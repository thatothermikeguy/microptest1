==> flow/design.v <==
module ShiftRegister(CurrentBit,sw,LoadRegister,RotateRegisterLeft,clk,reset);
	output		CurrentBit;
	input [15:4] sw;
	input		LoadRegister, RotateRegisterLeft;
	input		clk, reset;
	parameter	DEFAULTREG=24'h0F0F0F;
	reg	[23:0]	TheReg, nTheReg;
	always @(posedge clk)
		if(reset)
			TheReg <= DEFAULTREG;
		else
			TheReg <= nTheReg;
	always @(TheReg, LoadRegister, RotateRegisterLeft,sw)
		if(LoadRegister) 
			nTheReg = {sw[15:12],4'b0000,sw[11:8],4'b0000,sw[7:4],4'b0000};
		else
			if(RotateRegisterLeft)
				nTheReg = {TheReg[22:0],TheReg[23]};
			else
				nTheReg = TheReg;
	assign	CurrentBit = TheReg[23];
endmodule
Step by step through the tools: ShiftRegister --
The steps from the RTL of ShiftRegister to its reports follow in flow order. Line numbers count from 1 in the design file above. Operators: Yosys type, input widths -> output width; for muxes data width and select width s. Not given: n/a
Set-up: design top ShiftRegister, clock clk, library sky130hd, corner tt_025C_1v80

Word level --
Counts by Yosys on the flattened word-level netlist (proc, flatten, opt, wreduce; memories kept). Register bits leave out memories and registers merged into their read ports (data or address). Print and check cells are left out. Cells with the same type and inputs are merged into one.
Word-level totals: register bits after elaboration 24, input port bits 16, output and inout port bits 1, cells after elaboration 4
Cells by class: muxes and demuxes 2, reduce/logical cells 1
Operators by type and width (count):
- $mux 24 | 2
- $reduce_bool 2->1 | 1

Logic depth --
Yosys ltp: most cells in a row. Word level: on the elaborated netlist, between registers, memories and ports. Mapped: between sequential cells and ports; inverters and the memories' decode and read muxes count.
Logic depth: depth after elaboration 2, ABC_AREA 0, depth in mapped cells 4, gate-level depth less buffers 2

Mapped cells and area --
Source: synth_stat.txt of the flow (Yosys; design flattened, memories mapped). It holds for the ABC_AREA given above (unset counts as 0); a run with the other value may have another netlist.
Cell types:
- sky130_fd_sc_hd__dfxtp_1 | count 24, area in all 480.461 µm²
- sky130_fd_sc_hd__mux2i_1 | count 24, area in all 240.23 µm²
- sky130_fd_sc_hd__a211oi_1 | count 12, area in all 90.086 µm²
- sky130_fd_sc_hd__o21bai_1 | count 12, area in all 90.086 µm²
- sky130_fd_sc_hd__nor2b_1 | count 12, area in all 75.072 µm²
- sky130_fd_sc_hd__buf_6 | count 2, area in all 22.522 µm²
- sky130_fd_sc_hd__buf_12 | count 1, area in all 20.019 µm²
- sky130_fd_sc_hd__buf_2 | count 3, area in all 15.014 µm²
- sky130_fd_sc_hd__clkbuf_1 | count 2, area in all 7.507 µm²
- sky130_fd_sc_hd__inv_1 | count 1, area in all 3.754 µm²
Mapped netlist: cell count 93, chip area (Yosys) 1044.8 µm², area of sequential cells 480.5 µm², flip-flops 24, buffer cells 8

Worst setup path after synthesis --
Path of least setup slack by OpenSTA after synthesis, without wires, with an ideal clock, recovery checks aside; 20% of the period is set as input and as output delay. Where synthesis merged equal registers, the netlist keeps one of their names.
Path post-synthesis: kind input to register, from in RotateRegisterLeft, to reg TheReg[12], period 0.818 ns, launch time at the first pin 0.164 ns, arrival time 0.722 ns, slack 0.010 ns, delay of the path 0.644 ns, driving pins on the path 4, buffers on the path 2, synthesis period reached 0.808 ns
"delay of the path" = arrival - input delay + setup time. "driving pins on the path": output pins that drive a net of the path, with the launching flip-flop's if there is one; two outputs of one cell count as two. "synthesis period reached" is the clock period less the worst setup slack; recovery checks do not enter. This is arithmetic on one report: input and output delays are still those of the set period (20% each). The rows between start and end are the longest chain of elaborated cells between them; the timing report does not say that the signal goes this way. Where chains are equally long, one stands for them. Each line given opens the expression or statement behind the cell; cells for indexed reads and writes are added by Yosys, which also makes memories of some case tables.
Between the ends, post-synthesis: path through sky130_fd_sc_hd__buf_6 > sky130_fd_sc_hd__buf_12 > sky130_fd_sc_hd__mux2i_1 > sky130_fd_sc_hd__a211oi_1, cells in the longest elaborated chain 2
RTL lines, path post-synthesis:
- from (decl) | line 4 | input LoadRegister, RotateRegisterLeft;
- $mux 24 | line 17 | if(RotateRegisterLeft)
- $mux 24 | line 14 | if(LoadRegister)
- to (assign) | line 10 | TheReg <= DEFAULTREG;
- to (assign) | line 12 | TheReg <= nTheReg;
- to (decl) | line 7 | reg [23:0] TheReg, nTheReg;

Worst path after layout --
Path of least setup slack in the final report of record 2 (OpenROAD, finished layout, wires in). Where an end is a register, its clock arrival counts in the times.
Path after layout: kind register to register, from reg (name not given), to reg TheReg[23], period 0.632 ns, launch time at the first pin 0.30 ns, arrival time 1.09 ns, slack -0.25 ns, driving pins on the path 5, buffers on the path 2
Between the ends, after layout: path through sky130_fd_sc_hd__dfxtp_2 > sky130_fd_sc_hd__buf_4 > sky130_fd_sc_hd__buf_6 > sky130_fd_sc_hd__mux2i_1 > sky130_fd_sc_hd__a211oi_1
RTL lines, path after layout:
- to (assign) | line 10 | TheReg <= DEFAULTREG;
- to (assign) | line 12 | TheReg <= nTheReg;
- to (decl) | line 7 | reg [23:0] TheReg, nTheReg;
No chain of elaborated cells between the ends is given.

# Flow runs of ShiftRegister

ShiftRegister through Yosys and OpenROAD on sky130hd: 2 stored runs, unordered, with their settings and measured results. The constraints put input and output delay at 20% of the set period each and load the outputs with 0.01 pF.
"period achieved" is the run's clock period less its worst setup slack. It is reckoned from that one timing run; input and output delays stay at 20% of the period that was set.
"time on the worst setup path" is the time allowed to the run's worst setup path (the clock period less input and output delay, where it has them) less its slack. Clock arrival times count: a late capture clock shortens it, a late launch clock lengthens it.
By "total design power" is meant OpenSTA's value without simulated activity: inputs other than the clock are taken to toggle once in ten clock periods, and the tool carries that through the logic.

* Record 1 | settings: period_ns 0.93; CORE_UTILIZATION 66; SETUP_SLACK_MARGIN 0.09; PLACE_DENSITY_LB_ADDON 0.27; CELL_PAD_IN_SITES_GLOBAL_PLACEMENT 1; CELL_PAD_IN_SITES_DETAIL_PLACEMENT 2; TNS_END_PERCENT 40; CAP_MARGIN 5; MIN_ROUTING_LAYER met1; MAX_ROUTING_LAYER met5; CORE_MARGIN 2; SLEW_MARGIN 20 | not finished: placement ended with error FLW-0024
* Record 2 | settings: period_ns 0.632; CORE_UTILIZATION 47; CORE_ASPECT_RATIO 0.68; TNS_END_PERCENT 85; CTS_CLUSTER_DIAMETER 356; SLEW_MARGIN 5; CAP_MARGIN 20; CORE_MARGIN 2 | results: worst hold slack 0.291 ns; setup TNS -1.241 ns; period achieved 0.887 ns; total design power 0.002899 W; time on the worst setup path 0.89 ns; critical path kind register to register; worst slack on setup checks -0.255 ns; area of the synthesized netlist 1,044.8 µm²; area of the standard cells in the finished layout 1,402.6 µm²; overall die area 2,623.2 µm²
