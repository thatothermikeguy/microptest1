==> flow/design.v <==
module Timer(count,yes,LED4,LED5,clr,strtcntr,Loop,inc,dec,clk,reset);
    input   clr,strtcntr,Loop,inc,dec,clk,reset;
    output [64:0] count;
    output yes, LED4,LED5;
    reg [64:0] count,ncount;
    reg speed;
    reg [64:0] maxcount,nmaxcount;
    parameter realmaxcount = 50000000;
    always@(posedge clk)
        if(reset) begin
            count <= 0;
            maxcount <= realmaxcount;
        end
        else   begin
            count <= ncount;
            maxcount <= nmaxcount;
        end
    always@(count,ncount,clr,strtcntr,Loop,yes)
        if(count==maxcount || clr) begin
            ncount = 0;
            nmaxcount = realmaxcount;
        end
        else begin
            ncount = count + 1;
            nmaxcount = realmaxcount;
        end
    assign yes = (count == maxcount-1);      
    assign LED4 = count >= 2000000;
    assign LED5 = count <= 25000000;           
    endmodule
# Reports on Timer
# The steps from the RTL of Timer to its reports follow in flow order.
# Lines are those of the file above, counted from 1.
# Operators: Yosys type, input widths -> output width; for muxes data width and select width s.
# The mark -- stands for no value.
# design
top	Timer
clk_port	clk
lib	sky130hd
pvt_corner	tt_025C_1v80

# Word-level counts
# Source: Yosys, flattened and elaborated, memories not mapped. Widths are those after wreduce. Registers that Yosys merges into a memory's read port (data or address) are not register bits. Print and check cells do not count. Equal cells are merged and count once.
# classes
cmp	2
addsub	1
n_reduce_logical	2
eq_ne	2
# op_table
op	n
$eq 65x26->1 const B	2
$add 65x1->65 const B	1
$ge 65x21->1 const B	1
$le 65x25->1 const B	1
$reduce_or 2->1	1
$logic_or 1x1->1	1
# word_totals
output_inout_bits	68
word_cells	8
register_bits	65
inputBits	7

# Depth
# Yosys ltp: most cells in a row. Word level: on the elaborated netlist, between registers, memories and ports. Mapped: between sequential cells and ports; inverters and the memories' decode and read muxes count.
# logic_depth
word_depth	3
ABC_AREA	0
depth_mapped	9
mapped_depth_nobuf	6

# Mapped cells and area
# Yosys stat after the flow's synthesis: flattened, memories mapped to cells. It holds for the ABC_AREA given above (unset counts as 0); a run with the other value may have another netlist.
# mapped
flip_flops	65
cell_count	415
buf_cells	20
yosys_area_um2	3362.0
seqArea_um2	1301.2
# by_type
cell_type	n	area_total_um2
sky130_fd_sc_hd__dfxtp_1	65	1.3E+03
sky130_fd_sc_hd__xor2_1	29	253.994
sky130_fd_sc_hd__nand4_1	35	218.96
sky130_fd_sc_hd__nor2_1	55	206.448
sky130_fd_sc_hd__or3_1	24	150.144
sky130_fd_sc_hd__a21oi_1	27	135.13
sky130_fd_sc_hd__o21ai_0	24	120.115
sky130_fd_sc_hd__nand3_1	22	110.106
sky130_fd_sc_hd__nor4_1	17	106.352
sky130_fd_sc_hd__nand2_1	27	101.347
sky130_fd_sc_hd__xnor2_1	9	78.826
sky130_fd_sc_hd__nor4_4	3	63.811
sky130_fd_sc_hd__and4_1	6	52.55
sky130_fd_sc_hd__nor3_1	10	50.048
sky130_fd_sc_hd__and3_1	6	37.536
sky130_fd_sc_hd__buf_2	7	35.034
sky130_fd_sc_hd__and2_1	5	31.28
sky130_fd_sc_hd__clkbuf_1	8	30.029
# Not listed: further types 19, cells in them 36.

# Timing after synthesis
# Path of least setup slack by OpenSTA after synthesis, without wires, with an ideal clock, recovery checks aside; 20% of the period is set as input and as output delay. Where synthesis merged equal registers, the netlist keeps one of their names.
# synth_timing
path_type	reg-to-reg
from	register count[0]
to	register count[46]
arrival_ns	2.055
setup_ns	0.070
t_required_ns	2.090
path_buffers	0
period_ns	2.16
delay_ns	2.125
path_stages	7
slack_ns	0.034
launch_ns	0.000
synth_period_reached_ns	2.126
# "delay_ns" is the arrival time less input delay plus setup time.
# "path_stages": output pins that drive a net of the path, with the launching flip-flop's if there is one; two outputs of one cell count as two.
# "synth_period_reached_ns" is the clock period less the worst setup slack; recovery checks do not enter. This is arithmetic on one report: input and output delays are still those of the set period (20% each).
# Between the ends stands the longest chain of elaborated cells between them, by number of cells; it is not shown to be the way that was timed. Of several equally long chains one is given.
# A line is the first line of the expression or statement that the cell stems from. Yosys adds cells for indexed reads and writes and turns some case tables into memories.
# synth_via
path_cell_list	sky130_fd_sc_hd__dfxtp_1 sky130_fd_sc_hd__ha_1 sky130_fd_sc_hd__nand2_1 sky130_fd_sc_hd__nor4_4 sky130_fd_sc_hd__nand3_2 sky130_fd_sc_hd__or4_1 sky130_fd_sc_hd__a21oi_1
elab_chain_len	3
cells_between	4
lines_between	2
cone_classes	add/sub: 1; eq/ne: 1; reduce/logical: 2
# synth_rtl
item	line_no	rtl
from (decl)	3	output [64:0] count;
from (assign)	11	count <= 0;
from (assign)	15	count <= ncount;
$eq 65x26->1	19	if(count==maxcount || clr) begin
$logic_or 1x1->1	19
$reduce_or 2->1	--
to (assign)	11
to (assign)	15
to (decl)	3

# Worst path after layout
# Path of least setup slack in the final report of record 2 (OpenROAD, finished layout, wires in). Where an end is a register, its clock arrival counts in the times.
# layout_timing
path_type	reg-to-output
from	register count[28]
to	output port LED5
arrival_ns	1.94
path_buffers	1
launch_ns	0.36
t_required_ns	1.30
output_delay_ns	0.33
path_stages	7
slack_ns	-0.63
period_ns	1.63
# Between the ends stands the longest chain of elaborated cells between them, by number of cells; it is not shown to be the way that was timed. Of several equally long chains one is given.
# layout_via
path_cell_list	sky130_fd_sc_hd__dfxtp_2 sky130_fd_sc_hd__nor4_4 sky130_fd_sc_hd__nand2_2 sky130_fd_sc_hd__or3_4 sky130_fd_sc_hd__nand4b_1 sky130_fd_sc_hd__a21boi_1 sky130_fd_sc_hd__buf_2
elab_chain_len	1
cells_between	1
lines_between	1
cone_classes	compare: 1
# layout_rtl
item	line_no	rtl
from (decl)	3	output [64:0] count;
from (assign)	11	count <= 0;
from (assign)	15	count <= ncount;
$le 65x25->1	29	assign LED5 = count <= 25000000;
to (decl)	4	output yes, LED4,LED5;

## Implementation results

Measured data: module Timer, platform sky130hd, 2 stored runs of the flow under differing settings, order arbitrary. Input and output delays are each 20% of the period that was set; the output load is 0.01 pF.
By "achievedPeriod_ns" is meant the clock period of the run minus its worst setup slack. This is arithmetic on one report: input and output delays are still those of the set period (20% each).
"timing.worst_path_ns" = time allowed to the worst setup path (clock period - input delay - output delay, where it has them) - its slack; a late launch clock adds to it, a late capture clock takes from it.
"power_uw" is the tool's figure for a default switching activity; nothing was simulated.

Record 1, flow files:
==> flow/run.sh <==
#!/bin/bash
# the make line also repeats the synthesis and layout settings of config.mk as NAME=value (left out here)
make -C /OpenROAD-flow-scripts/flow DESIGN_CONFIG=/design/flow/config.mk WORK_HOME=/design/flow/orfs CLKGATE_MAP_FILE= finish
==> flow/config.mk <==
export PLATFORM = sky130hd
export DESIGN_NAME = Timer
export DESIGN_NICKNAME = Timer
export VERILOG_FILES = /design/flow/design.v
export SDC_FILE = /design/flow/constraint.sdc
export NUM_CORES = 4
export LEC_CHECK = 0
export CAP_MARGIN = 5
export CELL_PAD_IN_SITES_DETAIL_PLACEMENT = 2
export CORE_MARGIN = 9
export CORE_UTILIZATION = 56
export GPL_ROUTABILITY_DRIVEN = 1
export PLACE_DENSITY_LB_ADDON = 0.16
export SETUP_SLACK_MARGIN = 0.26
export SLEW_MARGIN = 20
export TNS_END_PERCENT = 75
==> flow/constraint.sdc <==
create_clock -name core_clock -period 1.48 [get_ports {clk}]
set_input_delay 0.2960 -clock core_clock [delete_from_list [all_inputs] [get_ports {clk}]]
set_output_delay 0.2960 -clock core_clock [all_outputs]
set_load 0.01 [all_outputs]

Record 1: no results, placement failed with DPL-0033

Record 2, flow files:
==> flow/run.sh <==
#!/bin/bash
# the make line also repeats the synthesis and layout settings of config.mk as NAME=value (left out here)
make -C /OpenROAD-flow-scripts/flow DESIGN_CONFIG=/design/flow/config.mk WORK_HOME=/design/flow/orfs CLKGATE_MAP_FILE= finish
==> flow/config.mk <==
export PLATFORM = sky130hd
export DESIGN_NAME = Timer
export DESIGN_NICKNAME = Timer
export VERILOG_FILES = /design/flow/design.v
export SDC_FILE = /design/flow/constraint.sdc
export NUM_CORES = 4
export LEC_CHECK = 0
export CAP_MARGIN = 20
export CELL_PAD_IN_SITES_GLOBAL_PLACEMENT = 2
export CORE_MARGIN = 2
export CORE_UTILIZATION = 30
export HOLD_SLACK_MARGIN = 0.11
export SLEW_MARGIN = 20
export TNS_END_PERCENT = 90
==> flow/constraint.sdc <==
create_clock -name core_clock -period 1.63 [get_ports {clk}]
set_input_delay 0.3260 -clock core_clock [delete_from_list [all_inputs] [get_ports {clk}]]
set_output_delay 0.3260 -clock core_clock [all_outputs]
set_load 0.01 [all_outputs]

==> results of record 2, as CSV <==
result,value
timing.worst_path_ns,1.94
worstPathKind,"reg-to-output"
setup_worst_slack_ns,-0.633
yosys_chip_area_um2,3362.0
achievedPeriod_ns,2.263
tns_setup_ns,-20.656
post_route_stdcell_area_um2,5881.9
utilization_frac,0.54
power_uw,2896
die_um2,12069.2
final_hold_ws_ns,0.479
